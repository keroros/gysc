==> flow/design.v <==
`timescale 1ns/1ps
module hb1_filter (
    input                       clk         ,
    input                       rstn        ,
    input                       clk_vld_in  ,
    input       signed  [34:0]  dat_in      ,
    output  reg                 clk_vld_out ,
    output  reg signed  [34:0]  dat_out
);
    reg     signed  [34:0]      dat0_r[3:0]     ;
    reg     signed  [34:0]      dat1_r[1:0]     ;
    wire    signed  [64:0]      dat2[2:0]       ;
    wire    signed  [64:0]      dat3            ;
    wire    signed  [34:0]      dat4            ;
    reg                         cnt             ;
    wire                        clk_vld_out_0   ;
    wire                        clk_vld_out_1   ;
    always @(posedge clk or negedge rstn) begin
        if (!rstn)
        begin
            dat1_r[0]    <= 35'd0;
            dat1_r[1]    <= 35'd0;
        end
        else if (clk_vld_out_1)
        begin
            dat1_r[0]    <= dat_in      ;
            dat1_r[1]    <= dat1_r[0]   ;
        end
    end
    always @(posedge clk or negedge rstn) begin
        if (!rstn)
        begin
            dat0_r[0]    <= 35'd0;
            dat0_r[1]    <= 35'd0;
            dat0_r[2]    <= 35'd0;
            dat0_r[3]    <= 35'd0;
        end
        else if (clk_vld_out_0)
        begin
            dat0_r[0]    <= dat_in      ;
            dat0_r[1]    <= dat0_r[0]   ;
            dat0_r[2]    <= dat0_r[1]   ;
            dat0_r[3]    <= dat0_r[2]   ;
        end
    end
    always @(posedge clk or negedge rstn) begin
        if (!rstn)
            cnt <= 1'b0;
        else if (clk_vld_in)
            cnt <= ~cnt;
    end
    assign clk_vld_out_0 = clk_vld_in & (~cnt);
    assign clk_vld_out_1 = clk_vld_in & cnt;
    wire signed [34:0] x[0:2];
    assign x[0] = dat0_r[0] + dat0_r[3];
    assign x[1] = dat0_r[1] + dat0_r[2];
    assign x[2] = dat1_r[1];
    assign dat2[0] = {{5{x[0][34]}}, x[0], 25'b0}
                   + {{6{x[0][34]}}, x[0], 24'b0}
                   + {{8{x[0][34]}}, x[0], 22'b0}
                   - {{12{x[0][34]}}, x[0], 18'b0}
                   + {{14{x[0][34]}}, x[0], 16'b0}
                   + {{16{x[0][34]}}, x[0], 14'b0}
                   + {{17{x[0][34]}}, x[0], 13'b0}
                   + {{19{x[0][34]}}, x[0], 11'b0}
                   + {{20{x[0][34]}}, x[0], 10'b0}
                   + {{22{x[0][34]}}, x[0], 8'b0}
                   + {{25{x[0][34]}}, x[0], 5'b0}
                   + {{26{x[0][34]}}, x[0], 4'b0}
                   + {{29{x[0][34]}}, x[0], 1'b0};
    assign dat2[1] = {{2{x[1][34]}}, x[1], 28'b0}
                   + {{5{x[1][34]}}, x[1], 25'b0}
                   + {{6{x[1][34]}}, x[1], 24'b0}
                   - {{9{x[1][34]}}, x[1], 21'b0}
                   + {{13{x[1][34]}}, x[1], 17'b0}
                   + {{16{x[1][34]}}, x[1], 14'b0}
                   + {{23{x[1][34]}}, x[1], 7'b0}
                   + {{27{x[1][34]}}, x[1], 3'b0}
                   + {{28{x[1][34]}}, x[1], 2'b0};
    assign dat2[2] = {{1{x[2][34]}}, x[2], 29'b0};
    assign dat3 = -dat2[0] +dat2[1] +dat2[2];
    assign dat4 = dat3 >>> 30;
    always @(posedge clk or negedge rstn) begin
        if (!rstn)
            dat_out <= 35'd0;
        else if (clk_vld_out_1)
            dat_out <= dat4;
    end
    always @(posedge clk or negedge rstn) begin
        if (!rstn)
            clk_vld_out <= 1'b0;
        else
            clk_vld_out <= clk_vld_out_1;
    end
endmodule
=== From RTL to reports: hb1_filter ===
What the tools print for hb1_filter, step after step.
Line numbers count from 1 in the design file above.
Library cell names are shortened.
The mark -- stands for no value.

* Top: hb1_filter
* Clock: clk
* Cell library: sky130hd
* Library corner: tt_025C_1v80

=== Word-level counts ===
Yosys after proc, flatten, opt, wreduce and memory -nomap, before mapping. Enables and synchronous resets that opt folds into registers are not counted as muxes. Print and check cells are not counted. Equal cells are merged and count once.

* Bits in registers: 247
* Bits in latches: 0
* Memory bits (writable): 0
* Memory bits (read-only): 0
* Word width x clocked read ports: 0
* Memory cells: 0
* Output and inout port bits: 36
* Cells after elaboration: 37

* Add/sub/neg operators: 25
* $mul: 0
* Divide/modulo/power cells: 0
* Order comparisons: 0
* Equality and inequality tests: 0
* Shifts and indexed selects: 0
* Multiplexer cells: 0
* Bitwise operators: 3
* Reduce/logical cells: 0

{| class="wikitable"
|+ Operator list
! cell !! count
|-
| 65-bit adder || 13
|-
| 35-bit adder || 2
|-
| 64-bit by 49-bit adder with 65-bit output || 1
|-
| 64-bit by 59-bit adder with 65-bit output || 1
|-
| 65-bit by 64-bit adder with 65-bit output || 1
|-
| 65-bit subtractor || 1
|-
| 65-bit negation || 1
|-
| 63-bit by 51-bit adder with 64-bit output || 1
|-
| 63-bit by 60-bit adder with 64-bit output || 1
|-
| 62-bit by 53-bit subtractor with 63-bit output || 1
|-
| 61-bit by 57-bit adder with 62-bit output || 1
|-
| 60-bit by 59-bit adder with 61-bit output || 1
|-
| 1-bit AND || 2
|-
| 1-bit NOT || 1
|}

=== Depth ===
Yosys ltp: most cells in a row. Word level: on the elaborated netlist, between registers, memories and ports. Mapped: between sequential cells and ports; inverters and the memories' decode and read muxes count.

* Depth in word-level cells: 16
* ABC_AREA: 0
* Mapped depth: 38
* Mapped depth without buffers: 37

=== Mapped cells and area ===
Yosys stat after the flow's synthesis: flattened, memories mapped to cells. It holds for the ABC_AREA given above (unset counts as 0); a run with the other value may have another netlist.
The area totals of this step are shown rounded.

{| class="wikitable"
|+ Cells by type
! cell !! count !! area in all (µm²)
|-
| fa_1 || 701 || 1.4E+04
|-
| dfrtp_1 || 247 || 6.18E+03
|-
| ha_1 || 355 || 4441.76
|-
| inv_1 || 851 || 3.19E+03
|-
| mux2_2 || 190 || 2.14E+03
|-
| xnor2_1 || 109 || 954.666
|-
| o21ai_0 || 109 || 545.523
|-
| xor2_1 || 59 || 516.746
|-
| a21oi_1 || 102 || 510.49
|-
| a21o_1 || 65 || 487.968
|-
| nand2_1 || 116 || 435.418
|-
| nor2_1 || 49 || 183.926
|-
| clkbuf_1 || 43 || 161.405
|-
| o21bai_1 || 20 || 150.144
|-
| a211oi_1 || 19 || 142.637
|-
| nand3_1 || 24 || 120.115
|-
| nand4_1 || 18 || 112.608
|-
| o21a_1 || 14 || 105.101
|}

Other cell types: 63; their cells: 226.

* Standard cells after synthesis: 3317
* Cell area after synthesis: 36200 µm²
* Sequential area: 6180 µm²
* Mapped flip-flops: 247

=== Path before layout ===
Path of least setup slack by OpenSTA after synthesis, without wires, with an ideal clock, recovery checks aside; 20% of the period is set as input and as output delay. Where synthesis merged equal registers, the netlist keeps one of their names.

* Path type: register -> register
* Start point: reg dat0_r[1][0]
* End point: reg dat_out[27]
* Period: 10400 ps
* Setup time: 134 ps
* Launch time at the first pin: 0 ps
* Arrival time: 9690 ps
* Data required time: 10266 ps
* Setup slack: 576 ps
* Delay of the path: 9824 ps
* Stages: 33
* Path buffers: 0
* Synthesis period reached: 9824 ps

"delay of the path" = arrival - input delay + setup time.
"stages" counts driving pins, that of a launching flip-flop among them; a cell with two outputs on the path counts twice.
"synthesis period reached" is the clock period less the worst setup slack; recovery checks do not enter. This is arithmetic on one report: input and output delays are still those of the set period (20% each).
Between the ends stands the longest chain of elaborated cells between them, by number of cells; it is not shown to be the way that was timed. Of several equally long chains one is given.
Each line given opens the expression or statement behind the cell; cells for indexed reads and writes are added by Yosys, which also makes memories of some case tables.

* Cell sequence: dfrtp_1 > ha_1 > inv_1 > fa_1 > nor2b_1 > o31a_1 > o41ai_4 > a21oi_2 > a211oi_1 > a211oi_1 > inv_1 > fa_1 > inv_1 > ha_1 > fa_1 > inv_1 > fa_1 > inv_1 > fa_1 > fa_1 > inv_1 > fa_1 > inv_1 > ha_1 > or2_2 > a21oi_1 > o31ai_1 > a2111oi_0 > o21ai_2 > a221oi_2 > o21ai_1 > a211oi_1 > o31ai_1
* Cells in the longest elaborated chain: 11
* Elaborated cells on any way between the ends: 11
* RTL lines with such cells: 3
* Classes of those cells: 11 x add/sub

{| class="wikitable"
|+ Ends and longest elaborated chain, after synthesis
! what !! line !! source
|-
| start, declared || 10 || <nowiki>reg     signed  [34:0]      dat0_r[3:0]     ;</nowiki>
|-
| start, assigned || 34 || <nowiki>dat0_r[1]    <= 35'd0;</nowiki>
|-
| start, assigned || 41 || <nowiki>dat0_r[1]    <= dat0_r[0]   ;</nowiki>
|-
| 35-bit adder || 56 || <nowiki>assign x[1] = dat0_r[1] + dat0_r[2];</nowiki>
|-
| 63-bit by 60-bit adder with 64-bit output || 71 || <nowiki>assign dat2[1] = {{2{x[1][34]}}, x[1], 28'b0}</nowiki>
|-
| 64-bit by 59-bit adder with 65-bit output || 71 ||
|-
| 65-bit subtractor || 71 ||
|-
| 65-bit adder (5 in a row) || 71 ||
|-
| 65-bit adder || 81 || <nowiki>assign dat3 = -dat2[0] +dat2[1] +dat2[2];</nowiki>
|-
| 65-bit by 64-bit adder with 65-bit output || 81 ||
|-
| end, assigned || 85 || <nowiki>dat_out <= 35'd0;</nowiki>
|-
| end, assigned || 87 || <nowiki>dat_out <= dat4;</nowiki>
|-
| end, declared || 8 || <nowiki>output  reg signed  [34:0]  dat_out</nowiki>
|}

=== Path in the finished layout ===
Path of least setup slack in the final report of flow run 1 (OpenROAD, finished layout, wires in). Where an end is a register, its clock arrival counts in the times.
The report prints the path's times to 10 ps; the period is as set.

* Path type: register -> register
* Start point: reg dat0_r[1][0]
* End point: reg dat_out[34]
* Period: 18500 ps
* Setup time: 140 ps
* Launch time at the first pin: 580 ps
* Arrival time: 10990 ps
* Data required time: 18940 ps
* Setup slack: 7950 ps
* Stages: 35
* Path buffers: 0

Between the ends stands the longest chain of elaborated cells between them, by number of cells; it is not shown to be the way that was timed. Of several equally long chains one is given.

* Cell sequence: dfrtp_1 > ha_1 > inv_1 > fa_1 > nor2b_1 > o31a_1 > o41ai_4 > a21oi_2 > a31oi_2 > nor2_1 > o21a_1 > o31a_1 > or2_2 > xor2_2 > fa_1 > inv_1 > fa_1 > fa_1 > inv_1 > fa_1 > inv_1 > fa_1 > fa_1 > inv_1 > fa_1 > ha_1 > nand4_1 > nor4_1 > o211ai_1 > nor4bb_1 > nand2_1 > a2111oi_0 > xnor2_1 > xnor2_1 > o21ai_1
* Cells in the longest elaborated chain: 11
* Elaborated cells on any way between the ends: 11
* RTL lines with such cells: 3
* Classes of those cells: 11 x add/sub

{| class="wikitable"
|+ Ends and longest elaborated chain, after layout
! what !! line !! source
|-
| start, declared || 10 || <nowiki>reg     signed  [34:0]      dat0_r[3:0]     ;</nowiki>
|-
| start, assigned || 34 || <nowiki>dat0_r[1]    <= 35'd0;</nowiki>
|-
| start, assigned || 41 || <nowiki>dat0_r[1]    <= dat0_r[0]   ;</nowiki>
|-
| 35-bit adder || 56 || <nowiki>assign x[1] = dat0_r[1] + dat0_r[2];</nowiki>
|-
| 63-bit by 60-bit adder with 64-bit output || 71 || <nowiki>assign dat2[1] = {{2{x[1][34]}}, x[1], 28'b0}</nowiki>
|-
| 64-bit by 59-bit adder with 65-bit output || 71 ||
|-
| 65-bit subtractor || 71 ||
|-
| 65-bit adder (5 in a row) || 71 ||
|-
| 65-bit adder || 81 || <nowiki>assign dat3 = -dat2[0] +dat2[1] +dat2[2];</nowiki>
|-
| 65-bit by 64-bit adder with 65-bit output || 81 ||
|-
| end, assigned || 85 || <nowiki>dat_out <= 35'd0;</nowiki>
|-
| end, assigned || 87 || <nowiki>dat_out <= dat4;</nowiki>
|-
| end, declared || 8 || <nowiki>output  reg signed  [34:0]  dat_out</nowiki>
|}

2 stored runs of hb1_filter in the flow (synthesis by Yosys, layout by OpenROAD, sky130hd cells), in arbitrary order. Constraints: input delay and output delay 20% of the set period each, output load 0.01 pF.
By "period achieved" is meant the clock period of the run minus its worst setup slack. This is arithmetic on one report: input and output delays are still those of the set period (20% each).
"critical setup path time" = time allowed to the worst setup path (clock period - input delay - output delay, where it has them) - its slack; a late launch clock adds to it, a late capture clock takes from it.
"critical setup path time" is known to 10 ps.
The measured numbers are rounded.

=== Flow run 1 ===
{| class="wikitable"
! Setting !! Value
|-
| period_ns || 18.5
|-
| CAP_MARGIN || 20
|-
| CORE_MARGIN || 2
|-
| CORE_UTILIZATION || 40
|-
| SLEW_MARGIN || 20
|-
! Result !! Value
|-
| Critical setup path time || 10550 ps
|-
| Worst path kind || register -> register
|-
| Period achieved || 10553 ps
|-
| Setup slack of the worst path || 7950 ps
|-
| Worst-case hold slack || 473 ps
|-
| Area of the die || 93000 µm²
|-
| Post-layout utilization || 44.3 %
|-
| Total negative slack || 0 ps
|-
| Standard-cell area of the final layout || 39800 µm²
|-
| Post-synthesis cell area || 36200 µm²
|}

=== Flow run 2 ===
{| class="wikitable"
! Setting !! Value
|-
| period_ns || 18.3
|-
| CORE_UTILIZATION || 38
|-
| SETUP_SLACK_MARGIN || -1.53
|-
| PLACE_DENSITY || 0.46
|-
| CORE_ASPECT_RATIO || 0.67
|-
| CORE_MARGIN || 2
|-
| CELL_PAD_IN_SITES_GLOBAL_PLACEMENT || 1
|-
| TNS_END_PERCENT || 10
|-
| CTS_CLUSTER_DIAMETER || 314
|-
| CAP_MARGIN || 0
|-
| SLEW_MARGIN || 40
|-
| MIN_ROUTING_LAYER || met1
|-
| MAX_ROUTING_LAYER || met5
|-
! Result !! Value
|-
| Critical setup path time || 10510 ps
|-
| Worst path kind || register -> register
|-
| Period achieved || 10509 ps
|-
| Setup slack of the worst path || 7790 ps
|-
| Worst-case hold slack || 476 ps
|-
| Area of the die || 97900 µm²
|-
| Post-layout utilization || 42.7 %
|-
| Total negative slack || 0 ps
|-
| Standard-cell area of the final layout || 40200 µm²
|-
| Post-synthesis cell area || 36200 µm²
|}
